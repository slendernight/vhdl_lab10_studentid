==> flow/design.v <==
module  StudentID(
    clk,
    reset,
    a,
    b,
    c,
    d,
    e,
    f,
    g,
    dp,
    pos
);
    parameter sim = 0;
    parameter n = 44;
    parameter text = 44'haaa32202008;
    input reset, clk, dp=1'b1;
    output a, b, c, d, e, f, g;
    output [3:0]  pos;
    wire pulse2Hz, pulse400Hz;
    wire [n-1 : 0]  id;
    cyclic #(.n(n), 
              .text(text)) 
        cyclic_inst(.ld(reset), .clk(clk), .en(pulse2Hz), .q(id));
    counter_n #(.n(sim ? 4 : 25_0000), .counter_bits(sim ? 2 : 18))
        counter_n_inst1 (.clk(clk), .en(1'b1), .r(1'b0), .co(pulse400Hz));
    counter_n #(.n(sim ? 16 : 200), .counter_bits(sim ? 4 : 8))
        counter_n_inst2 (.clk(clk), .en(pulse400Hz), .r(1'b0), .co(pulse2Hz));
    display display_inst(
        .a(a),
        .b(b),
        .c(c),
        .d(d),
        .e(e),
        .f(f),
        .g(g),
        .clk(clk),
        .en(pulse400Hz),
        .d0(id[n-13:n-16]),
        .d1(id[n-9:n-12]),
        .d2(id[n-5:n-8]),
        .d3(id[n-1:n-4]),
        .pos(pos)
    );
endmodule
module counter_n(clk,en,r,co); 
  parameter  n = 2;  
  parameter  counter_bits = 1; 
  input   clk, en, r;
  output  co;
  reg [counter_bits-1:0]  q=0;
  assign  co=(q==(n-1)) && en; 
  always @(posedge clk) 
  begin
    if(r) 
      q=0;
	  else if(en)   
	          begin	 
                if(q==(n-1))
                  q=0 ;
                else 
                  q=q+1;
            end
  end
endmodule
module cyclic (ld, clk, en, q);
    parameter n = 52;
    parameter text = 52'haaa9876543210;
    input ld, clk, en;
    output [n - 1 : 0]  q;
    reg [n - 1 : 0]   q = text;
    always @(posedge clk)
    begin
        if (ld)       
            q = text;
        else if(en)
                q = {q[n-5 : 0], q[n-1 : n-4]};      
            else
                q = q;     
    end
endmodule
module display (
    clk,
    en,
    d0,
    d1,
    d2,
    d3,
    a,
    b,
    c,
    d,
    e,
    f,
    g,
    pos
);
    input en, clk;
    input [3:0] d0, d1, d2, d3;
    output reg a, b, c, d, e, f, g;
    output [3:0] pos;
    reg [3:0] din;
    reg [1:0] q = 0, d_temp, sel;
    reg [3:0] pos;
    always @(posedge clk)
    begin
        if(en)
        begin
            if(q==3)
                q = 0;
            else
                q = q + 1;
        end
    end
    always @(*)
    begin
        sel = q;
        case (sel)
            0 : din = d0;
            1 : din = d1;
            2 : din = d2;
            3 : din = d3;
            default: din = 0;
        endcase
    end
    always @(*)
    begin
        d_temp = q;
        case (d_temp)
            0 : pos = 4'b1110;
            1 : pos = 4'b1101;
            2 : pos = 4'b1011;
            3 : pos = 4'b0111;
            default: pos = 0;
        endcase
    end
    always @(*) 
    begin
        case (din)
            0 : {a, b, c, d, e, f, g} = 7'b0000001;
            1 : {a, b, c, d, e, f, g} = 7'b1001111;
            2 : {a, b, c, d, e, f, g} = 7'b0010010;
            3 : {a, b, c, d, e, f, g} = 7'b0000110;
            4 : {a, b, c, d, e, f, g} = 7'b1001100;
            5 : {a, b, c, d, e, f, g} = 7'b0100100;
            6 : {a, b, c, d, e, f, g} = 7'b0100000;
            7 : {a, b, c, d, e, f, g} = 7'b0001111;
            8 : {a, b, c, d, e, f, g} = 7'b0000000;
            9 : {a, b, c, d, e, f, g} = 7'b0000100;
            default:  {a, b, c, d, e, f, g} = 7'b1111111;
        endcase
    end
endmodule
### Tool chain data of StudentID

What the tools print for StudentID, step after step.
Line numbers count from 1 in the design file above.
The mark -- stands for no value.

| set-up | value |
|---|---|
| top module | StudentID |
| clock | clk |
| library | sky130hd |
| timing corner | tt_025C_1v80 |

### After elaboration

Counts by Yosys on the flattened word-level netlist (proc, flatten, opt, wreduce; memories kept). Register bits leave out memories and registers merged into their read ports (data or address); mux counts leave out enables and synchronous resets folded into registers. Print and check cells are left out. Cells with the same type and inputs are merged into one.
Yosys's memory passes give these memory sizes; they may raise the number of words (mostly to a power of two), join words into wider ones and drop unused or constant bits.

| word-level totals | value |
|---|---|
| memory bits (read-only) | 112 |
| flip-flop bits (word level) | 72 |
| memories kept | 1 |

| cells by class | value |
|---|---|
| reductions and logical operators | 2 |
| muxes and demuxes | 2 |
| add/subtract/negate cells | 3 |
| equal/unequal tests | 5 |

Memories:

| name | depth | width | read ports | wr ports | line | source |
|---|---|---|---|---|---|---|
| (name not given) | 16 | 7 | 1 | 0 | 139 | `case (din)` |

Operators with widths:

| cell | count |
|---|---|
| case mux 4 bit (select 4 bit) | 2 |
| adder 18 x 1 -> 18 bit with constant B | 1 |
| == test 18 bit with constant B | 1 |
| adder 8 x 1 -> 8 bit with constant B | 1 |
| == test 8 bit with constant B | 1 |
| == test 2 bit with constant B | 2 |
| adder 2 x 1 -> 2 bit with constant B | 1 |
| == test 2 x 1 -> 1 bit with constant B | 1 |
| logical NOT 2 bit | 1 |
| logical AND 1 bit | 1 |

### Depth

Yosys ltp: most cells in a row. Word level: on the elaborated netlist, between registers, memories and ports. Mapped: between sequential cells and ports; inverters and the memories' decode and read muxes count.

| depth | value |
|---|---|
| depth in word-level cells | 2 |
| ABC_AREA | 0 |
| gate-level depth with buffers | 9 |

### Synthesis result

Yosys stat after the flow's synthesis: flattened, memories mapped to cells. It holds for the ABC_AREA given above (unset counts as 0); a run with the other value may have another netlist.
Totals and module areas in this step are rounded.

| mapped netlist | value |
|---|---|
| area of sequential cells | 1,541 um^2 |
| synthesis area | 3,433 um^2 |
| mapped flip-flops | 72 |
| mapped cells | 343 |

Cells by type:

| type | count | total area (um^2) |
|---|---|---|
| sky130_fd_sc_hd__dfxtp_1 | 62 | 1,241.19 |
| sky130_fd_sc_hd__mux2i_1 | 34 | 340.326 |
| sky130_fd_sc_hd__edfxtp_1 | 10 | 300.288 |
| sky130_fd_sc_hd__nand4_1 | 23 | 143.888 |
| sky130_fd_sc_hd__ha_1 | 11 | 137.632 |
| sky130_fd_sc_hd__a21oi_1 | 26 | 130.125 |
| sky130_fd_sc_hd__nand2b_1 | 17 | 106.352 |
| sky130_fd_sc_hd__o21ai_0 | 21 | 105.101 |
| sky130_fd_sc_hd__nor2_1 | 27 | 101.347 |
| sky130_fd_sc_hd__xnor2_1 | 9 | 78.826 |
| sky130_fd_sc_hd__xor2_1 | 8 | 70.067 |
| sky130_fd_sc_hd__nor2b_1 | 8 | 50.048 |
| sky130_fd_sc_hd__nor4b_4 | 2 | 47.546 |
| sky130_fd_sc_hd__buf_6 | 4 | 45.043 |
| sky130_fd_sc_hd__inv_1 | 12 | 45.043 |
| sky130_fd_sc_hd__nand3_1 | 9 | 45.043 |
| sky130_fd_sc_hd__a222oi_1 | 4 | 40.038 |
| sky130_fd_sc_hd__buf_12 | 2 | 40.038 |

Other cell types: 29; their cells: 54.
By module: a second synthesis without flattening, with its own total; a netlist apart from the flattened one above.

| second synthesis, totals | value |
|---|---|
| cells (unflattened synthesis) | 338 |
| area total of the unflattened synthesis | 3,331 um^2 |

Each row is one instance without its submodules.

By module:

| module | area (um^2) | seq. area (um^2) | times used | cells |
|---|---|---|---|---|
| cyclic | 1,612 | 880.8 | 1 | 143 |
| counter_n | 883.3 | 360.3 | 1 | 98 |
| display | 442.9 | 60.1 | 1 | 53 |
| counter_n | 385.4 | 160.2 | 1 | 42 |
| StudentID | 7.5 | 0.0 | 1 | 2 |

### Worst setup path after synthesis

Path of least setup slack by OpenSTA after synthesis, without wires, with an ideal clock, recovery checks aside; 20% of the period is set as input and as output delay. Where synthesis merged equal registers, the netlist keeps one of their names.

| timing after synthesis | value |
|---|---|
| path type | flip-flop to output port |
| start point | register display_inst.q[0] |
| end point | output port b |
| buffers on the path | 0 |
| path delay | 1,895 ps |
| arrival | 1,895 ps |
| stages | 9 |
| period | 2,820 ps |
| required time | 2,256 ps |
| setup slack | 361 ps |
| period reached after synthesis | 2,459 ps |

"path delay" = arrival - input delay + setup time.
A path that ends at an output port has no setup time.
"stages" counts driving pins, that of a launching flip-flop among them; a cell with two outputs on the path counts twice.
"period reached after synthesis" is the clock period less the worst setup slack; recovery checks do not enter. This is arithmetic on one report: input and output delays are still those of the set period (20% each).
Between the ends stands the longest chain of elaborated cells between them, by number of cells; it is not shown to be the way that was timed. Of several equally long chains one is given.
Each line given opens the expression or statement behind the cell; cells for indexed reads and writes are added by Yosys, which also makes memories of some case tables.
The chain passes a memory read, where the word-level depth is cut; so it can be longer than that depth.

| between the ends, after synthesis | value |
|---|---|
| cell sequence | sky130_fd_sc_hd__edfxtp_1 -> sky130_fd_sc_hd__inv_1 -> sky130_fd_sc_hd__ha_1 -> sky130_fd_sc_hd__inv_1 -> sky130_fd_sc_hd__mux2i_1 -> sky130_fd_sc_hd__inv_1 -> sky130_fd_sc_hd__ha_1 -> sky130_fd_sc_hd__nor2b_1 -> sky130_fd_sc_hd__a21oi_1 |
| cells in the longest elaborated chain | 3 |

Ends and longest elaborated chain, after synthesis:

| item | line | source |
|---|---|---|
| start: declaration | 103 | `reg [1:0] q = 0, d_temp, sel;` |
| start: assignment | 110 | `q = 0;` |
| start: assignment | 112 | `q = q + 1;` |
| == test 2 bit | 118 | `case (sel)` |
| case mux 4 bit (select 4 bit) | 118 |  |
| memory read (16 x 7 bit) | 139 | `case (din)` |
| end: declaration | 18 | `output a, b, c, d, e, f, g;` |

Some nets on the timed path still bear RTL names; the line given drives or declares the net.

Nets with RTL names, path after synthesis:

| signal | line | source |
|---|---|---|
| pos[0] | 129 | `case (d_temp)` |

### Path in the finished layout

Path of least setup slack in the final report of run 1 (OpenROAD, finished layout, wires in). Where an end is a register, its clock arrival counts in the times.
The path's times are printed in steps of 10 ps; the period is the one set.

| timing post-layout | value |
|---|---|
| path type | flip-flop to output port |
| start point | register display_inst.q[1] |
| end point | output port a |
| buffers on the path | 3 |
| arrival | 2,340 ps |
| setup slack | -1,130 ps |
| period | 1,510 ps |
| stages | 12 |
| required time | 1,210 ps |

Between the ends stands the longest chain of elaborated cells between them, by number of cells; it is not shown to be the way that was timed. Of several equally long chains one is given.
The chain passes a memory read, where the word-level depth is cut; so it can be longer than that depth.

| between the ends, post-layout | value |
|---|---|
| cell sequence | sky130_fd_sc_hd__edfxtp_1 -> sky130_fd_sc_hd__inv_2 -> sky130_fd_sc_hd__buf_6 -> sky130_fd_sc_hd__ha_4 -> sky130_fd_sc_hd__nor2b_1 -> sky130_fd_sc_hd__a21oi_2 -> sky130_fd_sc_hd__inv_2 -> sky130_fd_sc_hd__buf_6 -> sky130_fd_sc_hd__ha_4 -> sky130_fd_sc_hd__mux2i_4 -> sky130_fd_sc_hd__a2bb2oi_2 -> sky130_fd_sc_hd__buf_2 |
| cells in the longest elaborated chain | 3 |

Ends and longest elaborated chain, post-layout:

| item | line | source |
|---|---|---|
| start: declaration | 103 | `reg [1:0] q = 0, d_temp, sel;` |
| start: assignment | 110 | `q = 0;` |
| start: assignment | 112 | `q = q + 1;` |
| == test 2 bit | 118 | `case (sel)` |
| case mux 4 bit (select 4 bit) | 118 |  |
| memory read (16 x 7 bit) | 139 | `case (din)` |
| end: declaration | 18 | `output a, b, c, d, e, f, g;` |

Wiki page: StudentID / flow data

Measured data: module StudentID, platform sky130hd, 2 stored runs of the flow under differing settings, order arbitrary. Input and output delays are each 20% of the period that was set; the output load is 0.01 pF.
"clock period achieved": clock period set for the run, less the worst setup slack. It is reckoned from that one timing run; input and output delays stay at 20% of the period that was set.
"critical setup path time" is the time allowed to the run's worst setup path (the clock period less input and output delay, where it has them) less its slack. Clock arrival times count: a late capture clock shortens it, a late launch clock lengthens it.
By "power consumption" is meant OpenSTA's value without simulated activity: inputs other than the clock are taken to toggle once in ten clock periods, and the tool carries that through the logic.
"critical setup path time" is given in steps of 10 ps.
The measured numbers are rounded.

#### Run 1

| setting | value |
|---|---|
| period_ns | `1.51` |
| CORE_UTILIZATION | `23` |
| PLACE_DENSITY_LB_ADDON | `0.18` |
| HOLD_SLACK_MARGIN | `0.03` |
| CORE_MARGIN | `2` |
| CELL_PAD_IN_SITES_GLOBAL_PLACEMENT | `1` |
| CTS_CLUSTER_DIAMETER | `311` |
| CAP_MARGIN | `35` |
| SLEW_MARGIN | `20` |

| result | value |
|---|---|
| standard-cell area of the final layout | 5,152 um^2 |
| post-route worst hold slack | 474 ps |
| post-route setup TNS | -18,660 ps |
| power consumption | 4,027 uW |
| post-route utilization | 0.355 |
| die footprint | 15,920 um^2 |
| critical setup path time | 2,340 ps |
| critical path type | flip-flop to output port |
| post-synthesis cell area | 3,433 um^2 |
| setup slack of the critical path | -1,133 ps |
| clock period achieved | 2,643 ps |

#### Run 2

| setting | value |
|---|---|
| period_ns | `4.12` |
| CORE_UTILIZATION | `42` |
| SETUP_SLACK_MARGIN | `0.06` |
| PLACE_DENSITY_LB_ADDON | `0.18` |
| CELL_PAD_IN_SITES_GLOBAL_PLACEMENT | `3` |
| CAP_MARGIN | `10` |
| MIN_ROUTING_LAYER | `met1` |
| MAX_ROUTING_LAYER | `met5` |
| CORE_MARGIN | `2` |
| SLEW_MARGIN | `20` |

| result | value |
|---|---|
| standard-cell area of the final layout | 3,799 um^2 |
| post-route worst hold slack | 451 ps |
| post-route setup TNS | 0 ps |
| power consumption | 1,403 uW |
| post-route utilization | 0.487 |
| die footprint | 8,913 um^2 |
| critical setup path time | 2,930 ps |
| critical path type | flip-flop to output port |
| post-synthesis cell area | 3,433 um^2 |
| setup slack of the critical path | 364 ps |
| clock period achieved | 3,756 ps |
